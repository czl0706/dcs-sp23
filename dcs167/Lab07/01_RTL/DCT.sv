==> flow/design.v <==
module DCT(
	clk,
	rst_n,
	in_valid,
	in_data,
	out_valid,
	out_data
);
input        clk, rst_n, in_valid;
input signed [7:0]in_data;
output logic out_valid;
output logic signed[9:0]out_data;
integer i,j;
logic signed [7:0]dctmtx[0:3][0:3];
logic [2:0]STATE,NS;
logic [3:0]input_cnt;
logic signed [7:0]inbuffer[0:3][0:3];
logic [3:0]output_cnt;
logic signed [9:0]outbuffer[0:3][0:3];
logic [4:0] counter, counter_nxt;
logic signed [9:0] mul1 [3:0];
logic signed [9:0] mul2 [3:0];
logic signed [31:0] result [3:0];
logic signed [9:0] outbuffer_nxt [0:3][0:3];
logic out_valid_nxt;
logic signed [9:0] out_data_nxt;
logic signed [9:0] outbuffer_1 [0:3][0:3];
logic signed [9:0] outbuffer_1_nxt [0:3][0:3];
parameter [1:0] IDLE = 0, INPUT = 1, OUTPUT = 2, CALC = 3;
assign dctmtx[0][0] = 8'b01000000;
assign dctmtx[0][1] = 8'b01000000;
assign dctmtx[0][2] = 8'b01000000;
assign dctmtx[0][3] = 8'b01000000;
assign dctmtx[1][0] = 8'b01010011;
assign dctmtx[1][1] = 8'b00100010;
assign dctmtx[1][2] = 8'b11011110;
assign dctmtx[1][3] = 8'b10101101;
assign dctmtx[2][0] = 8'b01000000;
assign dctmtx[2][1] = 8'b11000000;
assign dctmtx[2][2] = 8'b11000000;
assign dctmtx[2][3] = 8'b01000000;
assign dctmtx[3][0] = 8'b00100010;
assign dctmtx[3][1] = 8'b10101101;
assign dctmtx[3][2] = 8'b01010011;
assign dctmtx[3][3] = 8'b11011110;
always_ff@(posedge clk or negedge rst_n)begin
	if(~rst_n)begin
		STATE<=0;
		out_valid<=0;
		out_data<=0;
	end
	else begin
		STATE<=NS;
		out_valid<= (STATE==OUTPUT);
		out_data<= (STATE==OUTPUT ? outbuffer[output_cnt[3:2]][output_cnt[1:0]] : 0);
	end
end
always_comb begin
	outbuffer_nxt[0][0] = outbuffer[0][0];
	outbuffer_nxt[0][1] = outbuffer[0][1];
	outbuffer_nxt[0][2] = outbuffer[0][2];
	outbuffer_nxt[0][3] = outbuffer[0][3];
	outbuffer_nxt[1][0] = outbuffer[1][0];
	outbuffer_nxt[1][1] = outbuffer[1][1];
	outbuffer_nxt[1][2] = outbuffer[1][2];
	outbuffer_nxt[1][3] = outbuffer[1][3];
	outbuffer_nxt[2][0] = outbuffer[2][0];
	outbuffer_nxt[2][1] = outbuffer[2][1];
	outbuffer_nxt[2][2] = outbuffer[2][2];
	outbuffer_nxt[2][3] = outbuffer[2][3];
	outbuffer_nxt[3][0] = outbuffer[3][0];
	outbuffer_nxt[3][1] = outbuffer[3][1];
	outbuffer_nxt[3][2] = outbuffer[3][2];
	outbuffer_nxt[3][3] = outbuffer[3][3];
	outbuffer_1_nxt[0][0] = outbuffer_1[0][0];
	outbuffer_1_nxt[0][1] = outbuffer_1[0][1];
	outbuffer_1_nxt[0][2] = outbuffer_1[0][2];
	outbuffer_1_nxt[0][3] = outbuffer_1[0][3];
	outbuffer_1_nxt[1][0] = outbuffer_1[1][0];
	outbuffer_1_nxt[1][1] = outbuffer_1[1][1];
	outbuffer_1_nxt[1][2] = outbuffer_1[1][2];
	outbuffer_1_nxt[1][3] = outbuffer_1[1][3];
	outbuffer_1_nxt[2][0] = outbuffer_1[2][0];
	outbuffer_1_nxt[2][1] = outbuffer_1[2][1];
	outbuffer_1_nxt[2][2] = outbuffer_1[2][2];
	outbuffer_1_nxt[2][3] = outbuffer_1[2][3];
	outbuffer_1_nxt[3][0] = outbuffer_1[3][0];
	outbuffer_1_nxt[3][1] = outbuffer_1[3][1];
	outbuffer_1_nxt[3][2] = outbuffer_1[3][2];
	outbuffer_1_nxt[3][3] = outbuffer_1[3][3];
	mul1[0] = 0; mul2[0] = 0; result[0] = 0;
	mul1[1] = 0; mul2[1] = 0; result[1] = 0;
	mul1[2] = 0; mul2[2] = 0; result[2] = 0;
	mul1[3] = 0; mul2[3] = 0; result[3] = 0;
	counter_nxt = counter + 1;
	NS = STATE;
	out_valid_nxt = 0;
	out_data_nxt  = 0;
	case(STATE)
		IDLE:begin
			if(in_valid) NS = INPUT;
		end
		INPUT:begin
			if(~in_valid) begin
				NS = CALC;
				counter_nxt = 0;
			end
		end
		CALC: begin
			case (counter[4]) 
				0: begin
					mul1[0] = dctmtx[counter[3:2]][0];
					mul1[1] = dctmtx[counter[3:2]][1];
					mul1[2] = dctmtx[counter[3:2]][2];
					mul1[3] = dctmtx[counter[3:2]][3];
					mul2[0] = inbuffer[0][counter[1:0]];
					mul2[1] = inbuffer[1][counter[1:0]];
					mul2[2] = inbuffer[2][counter[1:0]];
					mul2[3] = inbuffer[3][counter[1:0]];
				end
				1: begin
					mul1[0] = outbuffer_1[counter[3:2]][0];
					mul1[1] = outbuffer_1[counter[3:2]][1];
					mul1[2] = outbuffer_1[counter[3:2]][2];
					mul1[3] = outbuffer_1[counter[3:2]][3];
					mul2[0] = dctmtx[counter[1:0]][0];
					mul2[1] = dctmtx[counter[1:0]][1];
					mul2[2] = dctmtx[counter[1:0]][2];
					mul2[3] = dctmtx[counter[1:0]][3];
				end
			endcase
			result[0] = mul1[0] * mul2[0];
			result[1] = mul1[1] * mul2[1];
			result[2] = mul1[2] * mul2[2];
			result[3] = mul1[3] * mul2[3];
			case (counter[4]) 
				0: begin
					outbuffer_1_nxt[counter[3:2]][counter[1:0]] = (result[0] + result[1] + result[2] + result[3]) / 128;
				end
				1: begin
					outbuffer_nxt[counter[3:2]][counter[1:0]] = (result[0] + result[1] + result[2] + result[3]) / 128;
				end
			endcase
			if (counter == 31) begin
				NS = OUTPUT;
			end
		end
		OUTPUT:begin
			if(output_cnt==15) NS = IDLE;
		end
	endcase
end
always_ff@(posedge clk or negedge rst_n)begin
	if(~rst_n)begin
		input_cnt<=0;
	end
	else begin
		if(in_valid)begin
			input_cnt<=input_cnt+1;
		end
		else begin
			input_cnt<=0;
		end
	end
end
always_ff@(posedge clk or negedge rst_n)begin
	if(~rst_n)begin
		for(i=0;i<4;i=i+1)begin
			for(j=0;j<4;j=j+1)begin
				inbuffer[i][j]<=0;
			end
		end
	end
	else begin
		if(in_valid)begin
			inbuffer[input_cnt[3:2]][input_cnt[1:0]]<=in_data;
		end
	end
end
always_ff@(posedge clk or negedge rst_n)begin
	if(~rst_n)begin
		output_cnt<=0;
	end
	else begin
		if(STATE==OUTPUT)begin
			output_cnt<=output_cnt+1;
		end
		else begin
			output_cnt<=0;
		end
	end
end
always_ff @(posedge clk) begin
	counter <= counter_nxt;
	outbuffer[0][0] <= outbuffer_nxt[0][0];
	outbuffer[0][1] <= outbuffer_nxt[0][1];
	outbuffer[0][2] <= outbuffer_nxt[0][2];
	outbuffer[0][3] <= outbuffer_nxt[0][3];
	outbuffer[1][0] <= outbuffer_nxt[1][0];
	outbuffer[1][1] <= outbuffer_nxt[1][1];
	outbuffer[1][2] <= outbuffer_nxt[1][2];
	outbuffer[1][3] <= outbuffer_nxt[1][3];
	outbuffer[2][0] <= outbuffer_nxt[2][0];
	outbuffer[2][1] <= outbuffer_nxt[2][1];
	outbuffer[2][2] <= outbuffer_nxt[2][2];
	outbuffer[2][3] <= outbuffer_nxt[2][3];
	outbuffer[3][0] <= outbuffer_nxt[3][0];
	outbuffer[3][1] <= outbuffer_nxt[3][1];
	outbuffer[3][2] <= outbuffer_nxt[3][2];
	outbuffer[3][3] <= outbuffer_nxt[3][3];
	outbuffer_1[0][0] <= outbuffer_1_nxt[0][0];
	outbuffer_1[0][1] <= outbuffer_1_nxt[0][1];
	outbuffer_1[0][2] <= outbuffer_1_nxt[0][2];
	outbuffer_1[0][3] <= outbuffer_1_nxt[0][3];
	outbuffer_1[1][0] <= outbuffer_1_nxt[1][0];
	outbuffer_1[1][1] <= outbuffer_1_nxt[1][1];
	outbuffer_1[1][2] <= outbuffer_1_nxt[1][2];
	outbuffer_1[1][3] <= outbuffer_1_nxt[1][3];
	outbuffer_1[2][0] <= outbuffer_1_nxt[2][0];
	outbuffer_1[2][1] <= outbuffer_1_nxt[2][1];
	outbuffer_1[2][2] <= outbuffer_1_nxt[2][2];
	outbuffer_1[2][3] <= outbuffer_1_nxt[2][3];
	outbuffer_1[3][0] <= outbuffer_1_nxt[3][0];
	outbuffer_1[3][1] <= outbuffer_1_nxt[3][1];
	outbuffer_1[3][2] <= outbuffer_1_nxt[3][2];
	outbuffer_1[3][3] <= outbuffer_1_nxt[3][3];
end
endmodule
From RTL to reports: DCT
Tool output for the design above, in the order of the flow.
Lines are those of the file above, counted from 1.
Operators: Yosys type, input widths -> output width; for muxes data width and select width s.
{"block": "inputs", "design": "DCT", "clock": "clk", "cell_library": "sky130hd", "corner": "tt_025C_1v80"}

Word level
Yosys after proc, flatten, opt, wreduce and memory -nomap, before mapping. Print and check cells are not counted.
{"block": "word_totals", "input_bits": 11, "ff_bits": 475}
{"block": "op_classes", "eq_ne": 228, "logic": 2, "n_reduce_logical": 121, "multipliers": 4, "add_sub_neg": 19, "muxes": 91}
{"block": "op_table", "op": "$mul 10x10->20", "count": 4}
{"block": "op_table", "op": "$pmux 10 s16", "count": 4}
{"block": "op_table", "op": "$mux 10", "count": 57}
{"block": "op_table", "op": "$eq 4x4->1 const B", "count": 97}
{"block": "op_table", "op": "$pmux 8 s16", "count": 3}
{"block": "op_table", "op": "$pmux 8 s6", "count": 6}
{"block": "op_table", "op": "$reduce_or 15->1", "count": 16}
{"block": "op_table", "op": "$eq 4x3->1 const B", "count": 48}
{"block": "op_table", "op": "$pmux 10 s2", "count": 8}
{"block": "op_table", "op": "$reduce_and 3->1", "count": 32}
{"block": "op_table", "op": "$eq 4x2->1 const B", "count": 24}
{"block": "op_table", "op": "$ne 2x2->1 const B", "count": 36}
{"block": "op_table", "op": "$reduce_or 2->1", "count": 32}
{"block": "op_table", "op": "$logic_not 4->1", "count": 15}
{"block": "op_table", "op": "$eq 4x1->1 const B", "count": 12}
{"block": "op_table", "op": "$pmux 8 s3", "count": 2}
{"block": "op_table", "op": "$pmux 10 s4", "count": 1}
{"block": "op_table", "op": "$reduce_or 6->1", "count": 6}
{"block": "op_table", "op": "$reduce_and 2->1", "count": 16}
{"block": "op_table", "op": "$pmux 8 s4", "count": 1}
{"block": "op_table", "op": "$add 22x20->23", "count": 1}
{"block": "op_table", "op": "$add 21x20->22", "count": 1}
{"block": "op_table", "op": "$add 20x20->21", "count": 1}
{"block": "op_table", "op": "$add 4x1->4 const B", "count": 4}
{"block": "op_table", "op": "$add 4x2->4 const B", "count": 4}
{"block": "op_table", "op": "$add 4x2->4", "count": 3}
{"block": "op_table", "op": "$pmux 3 s4", "count": 1}
{"block": "op_table", "op": "$mux 3", "count": 4}
Other operator kinds: 17; their cells: 26.

Longest topological paths
Yosys ltp: most cells in a row. Word level: on the elaborated netlist, between registers, memories and ports. Mapped: between sequential cells and ports; inverters and the memories' decode and read muxes count.
{"block": "logic_depth", "ltp_word": 15, "abc_area": 0, "depth_mapped": 43, "depth_no_buf": 40}

Netlist
Yosys stat after the flow's synthesis: flattened, memories mapped to cells. It holds for the ABC_AREA given above (unset counts as 0); a run with the other value may have another netlist.
The area totals of this step are shown rounded.
{"block": "mapped", "ff_cells": 476, "buf_cells": 115, "stdcells": 3094, "yosys_area_mm2": 0.03631}
{"block": "types", "type": "sky130_fd_sc_hd__fa_1", "count": 501, "area_total_um2": 1E+04}
{"block": "types", "type": "sky130_fd_sc_hd__edfxtp_1", "count": 320, "area_total_um2": 9.61E+03}
{"block": "types", "type": "sky130_fd_sc_hd__dfrtp_1", "count": 150, "area_total_um2": 3753.6}
{"block": "types", "type": "sky130_fd_sc_hd__inv_1", "count": 606, "area_total_um2": 2.27E+03}
{"block": "types", "type": "sky130_fd_sc_hd__ha_1", "count": 169, "area_total_um2": 2.11E+03}
{"block": "types", "type": "sky130_fd_sc_hd__mux2_2", "count": 140, "area_total_um2": 1.58E+03}
{"block": "types", "type": "sky130_fd_sc_hd__a22oi_1", "count": 113, "area_total_um2": 848.314}
{"block": "types", "type": "sky130_fd_sc_hd__nor2_1", "count": 199, "area_total_um2": 746.966}
{"block": "types", "type": "sky130_fd_sc_hd__nand2_1", "count": 187, "area_total_um2": 701.923}
{"block": "types", "type": "sky130_fd_sc_hd__o21ai_0", "count": 68, "area_total_um2": 340.326}
{"block": "types", "type": "sky130_fd_sc_hd__clkbuf_1", "count": 80, "area_total_um2": 300.288}
{"block": "types", "type": "sky130_fd_sc_hd__a21oi_1", "count": 57, "area_total_um2": 285.274}
{"block": "types", "type": "sky130_fd_sc_hd__xnor2_1", "count": 29, "area_total_um2": 253.994}
{"block": "types", "type": "sky130_fd_sc_hd__and2_1", "count": 35, "area_total_um2": 218.96}
{"block": "types", "type": "sky130_fd_sc_hd__a222oi_1", "count": 20, "area_total_um2": 200.192}
{"block": "types", "type": "sky130_fd_sc_hd__a221oi_1", "count": 21, "area_total_um2": 183.926}
{"block": "types", "type": "sky130_fd_sc_hd__a31oi_1", "count": 29, "area_total_um2": 181.424}
{"block": "types", "type": "sky130_fd_sc_hd__nor2b_1", "count": 29, "area_total_um2": 181.424}
Other cell types: 58; their cells: 341.

Path before layout
OpenSTA on the mapped netlist: ideal clock, no wires. The path of least setup slack (recovery checks aside). Input and output delay are each 20% of the period. Register names are those of the netlist, which keeps one name where synthesis merged equal registers.
{"block": "synth_timing", "kind": "register -> register", "start": "register counter[0]", "end": "register outbuffer", "stages": 39, "slack_ps": 5153, "required_ps": 15513, "t_arrival_ps": 10360, "path_buffers": 4, "path_delay_ps": 10747, "period_ps": 15900, "setup_time_ps": 387, "synth_period_reached_ps": 10747}
"path_delay_ps" is the arrival time less input delay plus setup time.
"stages" counts driving pins, that of a launching flip-flop among them; a cell with two outputs on the path counts twice.
"synth_period_reached_ps" is the clock period less the worst setup slack; recovery checks do not enter. This is arithmetic on one report: input and output delays are still those of the set period (20% each).
An end named without its bit number is one bit of that signal or, where synthesis recoded a state register, one of its new flip-flops.
The rows between start and end are the longest chain of elaborated cells between them; the timing report does not say that the signal goes this way. Where chains are equally long, one stands for them.
A line is the first line of the expression or statement that the cell stems from. Yosys adds cells for indexed reads and writes and turns some case tables into memories.
Ways into the end's enable are left out, as the timed path ends at the data pin.
{"block": "synth_via", "cell_sequence": "sky130_fd_sc_hd__dfxtp_1 sky130_fd_sc_hd__inv_1 sky130_fd_sc_hd__ha_1 sky130_fd_sc_hd__or2_1 sky130_fd_sc_hd__buf_2 sky130_fd_sc_hd__or3_1 sky130_fd_sc_hd__buf_6 sky130_fd_sc_hd__buf_6 sky130_fd_sc_hd__buf_6 sky130_fd_sc_hd__a31oi_2 sky130_fd_sc_hd__a21oi_4 sky130_fd_sc_hd__nor2_1 sky130_fd_sc_hd__inv_1 sky130_fd_sc_hd__fa_1 sky130_fd_sc_hd__fa_1 sky130_fd_sc_hd__fa_1 sky130_fd_sc_hd__inv_1 sky130_fd_sc_hd__fa_1 [... 3 more ...] sky130_fd_sc_hd__fa_1 sky130_fd_sc_hd__inv_1 sky130_fd_sc_hd__fa_1 sky130_fd_sc_hd__inv_1 sky130_fd_sc_hd__ha_1 sky130_fd_sc_hd__nand2_1 sky130_fd_sc_hd__o31ai_4 sky130_fd_sc_hd__nor2_2 sky130_fd_sc_hd__o21ba_1 sky130_fd_sc_hd__o41ai_2 sky130_fd_sc_hd__xnor2_1 sky130_fd_sc_hd__nor2_1 sky130_fd_sc_hd__ha_1 sky130_fd_sc_hd__ha_1 sky130_fd_sc_hd__inv_1 sky130_fd_sc_hd__nor3_1 sky130_fd_sc_hd__nand2_1 sky130_fd_sc_hd__xnor2_1", "elab_chain_cells": 15, "cells_between": 156, "cone_classes": "11 x add/sub; 4 x mul; 93 x eq/ne; 18 x mux; 1 x logic; 29 x reduce/logical"}
{"block": "synth_rtl", "item": "start, declared", "line": 20, "rtl": "logic [4:0] counter, counter_nxt;"}
{"block": "synth_rtl", "item": "start, assigned", "line": 194, "rtl": "counter <= counter_nxt;"}
{"block": "synth_rtl", "item": "$add 4x1->4", "line": 127, "rtl": "mul2[1] = dctmtx[counter[1:0]][1];"}
{"block": "synth_rtl", "item": "$eq 4x4->1", "line": 127}
{"block": "synth_rtl", "item": "$reduce_or 2->1"}
{"block": "synth_rtl", "item": "$pmux 8 s6", "line": 127}
{"block": "synth_rtl", "item": "$pmux 10 s2", "line": 110, "rtl": "case (counter[4])"}
{"block": "synth_rtl", "item": "$mux 10", "line": 99, "rtl": "case(STATE)"}
{"block": "synth_rtl", "item": "$mul 10x10->20", "line": 133, "rtl": "result[1] = mul1[1] * mul2[1];"}
{"block": "synth_rtl", "item": "$add 20x20->21", "line": 141, "rtl": "outbuffer_nxt[counter[3:2]][counter[1:0]] = (result[0] + result[1] + result[2] + result[3]) / 128;"}
{"block": "synth_rtl", "item": "$add 21x20->22", "line": 141}
{"block": "synth_rtl", "item": "$add 22x20->23", "line": 141}
{"block": "synth_rtl", "item": "$reduce_or 7->1"}
{"block": "synth_rtl", "item": "$and 1x1->1"}
{"block": "synth_rtl", "item": "$add 10x1->10"}
{"block": "synth_rtl", "item": "$mux 10", "line": 141}
{"block": "synth_rtl", "item": "$mux 10", "line": 136, "rtl": "case (counter[4])"}
{"block": "synth_rtl", "item": "end, declared", "line": 19, "rtl": "logic signed [9:0]outbuffer[0:3][0:3];"}

Path in the finished layout
Path of least setup slack in the final report of stored run 1 (OpenROAD, finished layout, wires in). Where an end is a register, its clock arrival counts in the times.
The path's times are printed in steps of 10 ps; the period is the one set.
{"block": "layout_timing", "kind": "register -> register", "start": "register counter[2]", "end": "register outbuffer_1", "required_ps": 13560, "setup_time_ps": 240, "t_arrival_ps": 11300, "slack_ps": 2260, "period_ps": 13200, "stages": 39, "path_buffers": 5}
An end named without its bit number is one bit of that signal or, where synthesis recoded a state register, one of its new flip-flops.
The rows between start and end are the longest chain of elaborated cells between them; the timing report does not say that the signal goes this way. Where chains are equally long, one stands for them.
Ways into the end's enable are left out, as the timed path ends at the data pin.
{"block": "layout_via", "cell_sequence": "sky130_fd_sc_hd__dfxtp_4 sky130_fd_sc_hd__buf_4 sky130_fd_sc_hd__ha_4 sky130_fd_sc_hd__or4_4 sky130_fd_sc_hd__buf_8 sky130_fd_sc_hd__a31oi_2 sky130_fd_sc_hd__nor2_4 sky130_fd_sc_hd__buf_4 sky130_fd_sc_hd__nor2_1 sky130_fd_sc_hd__fa_1 sky130_fd_sc_hd__ha_1 sky130_fd_sc_hd__fa_1 sky130_fd_sc_hd__inv_1 sky130_fd_sc_hd__fa_1 sky130_fd_sc_hd__inv_1 sky130_fd_sc_hd__fa_1 sky130_fd_sc_hd__inv_1 sky130_fd_sc_hd__fa_1 [... 3 more ...] sky130_fd_sc_hd__ha_1 sky130_fd_sc_hd__ha_4 sky130_fd_sc_hd__o21ai_1 sky130_fd_sc_hd__o21a_1 sky130_fd_sc_hd__o31ai_4 sky130_fd_sc_hd__nor2_2 sky130_fd_sc_hd__o21ba_4 sky130_fd_sc_hd__o41ai_4 sky130_fd_sc_hd__xnor2_2 sky130_fd_sc_hd__nor2_1 sky130_fd_sc_hd__ha_2 sky130_fd_sc_hd__ha_4 sky130_fd_sc_hd__inv_4 sky130_fd_sc_hd__nor3_4 sky130_fd_sc_hd__nand3_4 sky130_fd_sc_hd__buf_12 sky130_fd_sc_hd__xor2_4 sky130_fd_sc_hd__buf_12", "elab_chain_cells": 15, "cells_between": 104, "cone_classes": "8 x add/sub; 4 x mul; 49 x eq/ne; 18 x mux; 1 x logic; 24 x reduce/logical"}
{"block": "layout_rtl", "item": "start, declared", "line": 20, "rtl": "logic [4:0] counter, counter_nxt;"}
{"block": "layout_rtl", "item": "start, assigned", "line": 194, "rtl": "counter <= counter_nxt;"}
{"block": "layout_rtl", "item": "$add 4x1->4", "line": 113, "rtl": "mul1[1] = dctmtx[counter[3:2]][1];"}
{"block": "layout_rtl", "item": "$eq 4x4->1", "line": 113}
{"block": "layout_rtl", "item": "$reduce_or 2->1"}
{"block": "layout_rtl", "item": "$pmux 8 s6", "line": 113}
{"block": "layout_rtl", "item": "$pmux 10 s2", "line": 110, "rtl": "case (counter[4])"}
{"block": "layout_rtl", "item": "$mux 10", "line": 99, "rtl": "case(STATE)"}
{"block": "layout_rtl", "item": "$mul 10x10->20", "line": 133, "rtl": "result[1] = mul1[1] * mul2[1];"}
{"block": "layout_rtl", "item": "$add 20x20->21", "line": 138, "rtl": "outbuffer_1_nxt[counter[3:2]][counter[1:0]] = (result[0] + result[1] + result[2] + result[3]) / 128;"}
{"block": "layout_rtl", "item": "$add 21x20->22", "line": 138}
{"block": "layout_rtl", "item": "$add 22x20->23", "line": 138}
{"block": "layout_rtl", "item": "$reduce_or 7->1"}
{"block": "layout_rtl", "item": "$and 1x1->1"}
{"block": "layout_rtl", "item": "$add 10x1->10"}
{"block": "layout_rtl", "item": "$mux 10", "line": 138}
{"block": "layout_rtl", "item": "$mux 10", "line": 136, "rtl": "case (counter[4])"}
{"block": "layout_rtl", "item": "end, declared", "line": 27, "rtl": "logic signed [9:0] outbuffer_1 [0:3][0:3];"}

==> results <==
Design DCT on sky130hd. What follows are 2 stored runs of the flow, each under its own settings; their order means nothing. The constraints put input and output delay at 20% of the set period each and load the outputs with 0.01 pF.
"clock_period_reached_ps" means the clock period less the worst setup slack. The figure is calculated, with input and output delays left at 20% of the set period.
"timing.worst_path_ps": the worst setup path's part of the clock period (all of it between registers, 20% less for each end at a port) less its slack. A launch clock that arrives late makes it longer, a capture clock that arrives late makes it shorter.
"timing.worst_path_ps" is given in steps of 10 ps.
Values from the reports are rounded here.

{"run": "stored run 1", "settings": { "period_ns": 13.2, "CORE_UTILIZATION": 19, "SETUP_SLACK_MARGIN": 2.9, "PLACE_DENSITY": 0.86, "CORE_MARGIN": 6, "GPL_ROUTABILITY_DRIVEN": 0, "CTS_CLUSTER_DIAMETER": 187, "CAP_MARGIN": 25, "SLEW_MARGIN": 20 }, "results": { "synthArea_mm2": 0.03631, "total_die_area_mm2": 0.2017, "cell_area_final_mm2": 0.04409, "post_route_util_frac": 0.234, "final_setup_ws_ps": 2264, "setup_tns_ps": 0, "final_hold_ws_ps": 478, "clock_period_reached_ps": 10936, "timing.worst_path_ps": 10940, "worstPathKind": "register -> register" }}
{"run": "stored run 2", "settings": { "period_ns": 22.6, "CORE_UTILIZATION": 21, "SETUP_SLACK_MARGIN": -1.54, "PLACE_DENSITY_LB_ADDON": 0.24, "CELL_PAD_IN_SITES_GLOBAL_PLACEMENT": 1, "CELL_PAD_IN_SITES_DETAIL_PLACEMENT": 1, "GPL_TIMING_DRIVEN": 1, "CAP_MARGIN": 35, "SLEW_MARGIN": 5, "CORE_MARGIN": 2 }, "results": { "synthArea_mm2": 0.03631, "total_die_area_mm2": 0.1763, "cell_area_final_mm2": 0.04162, "post_route_util_frac": 0.242, "final_setup_ws_ps": 10010, "setup_tns_ps": 0, "final_hold_ws_ps": 482, "clock_period_reached_ps": 12594, "timing.worst_path_ps": 12590, "worstPathKind": "register -> register" }}
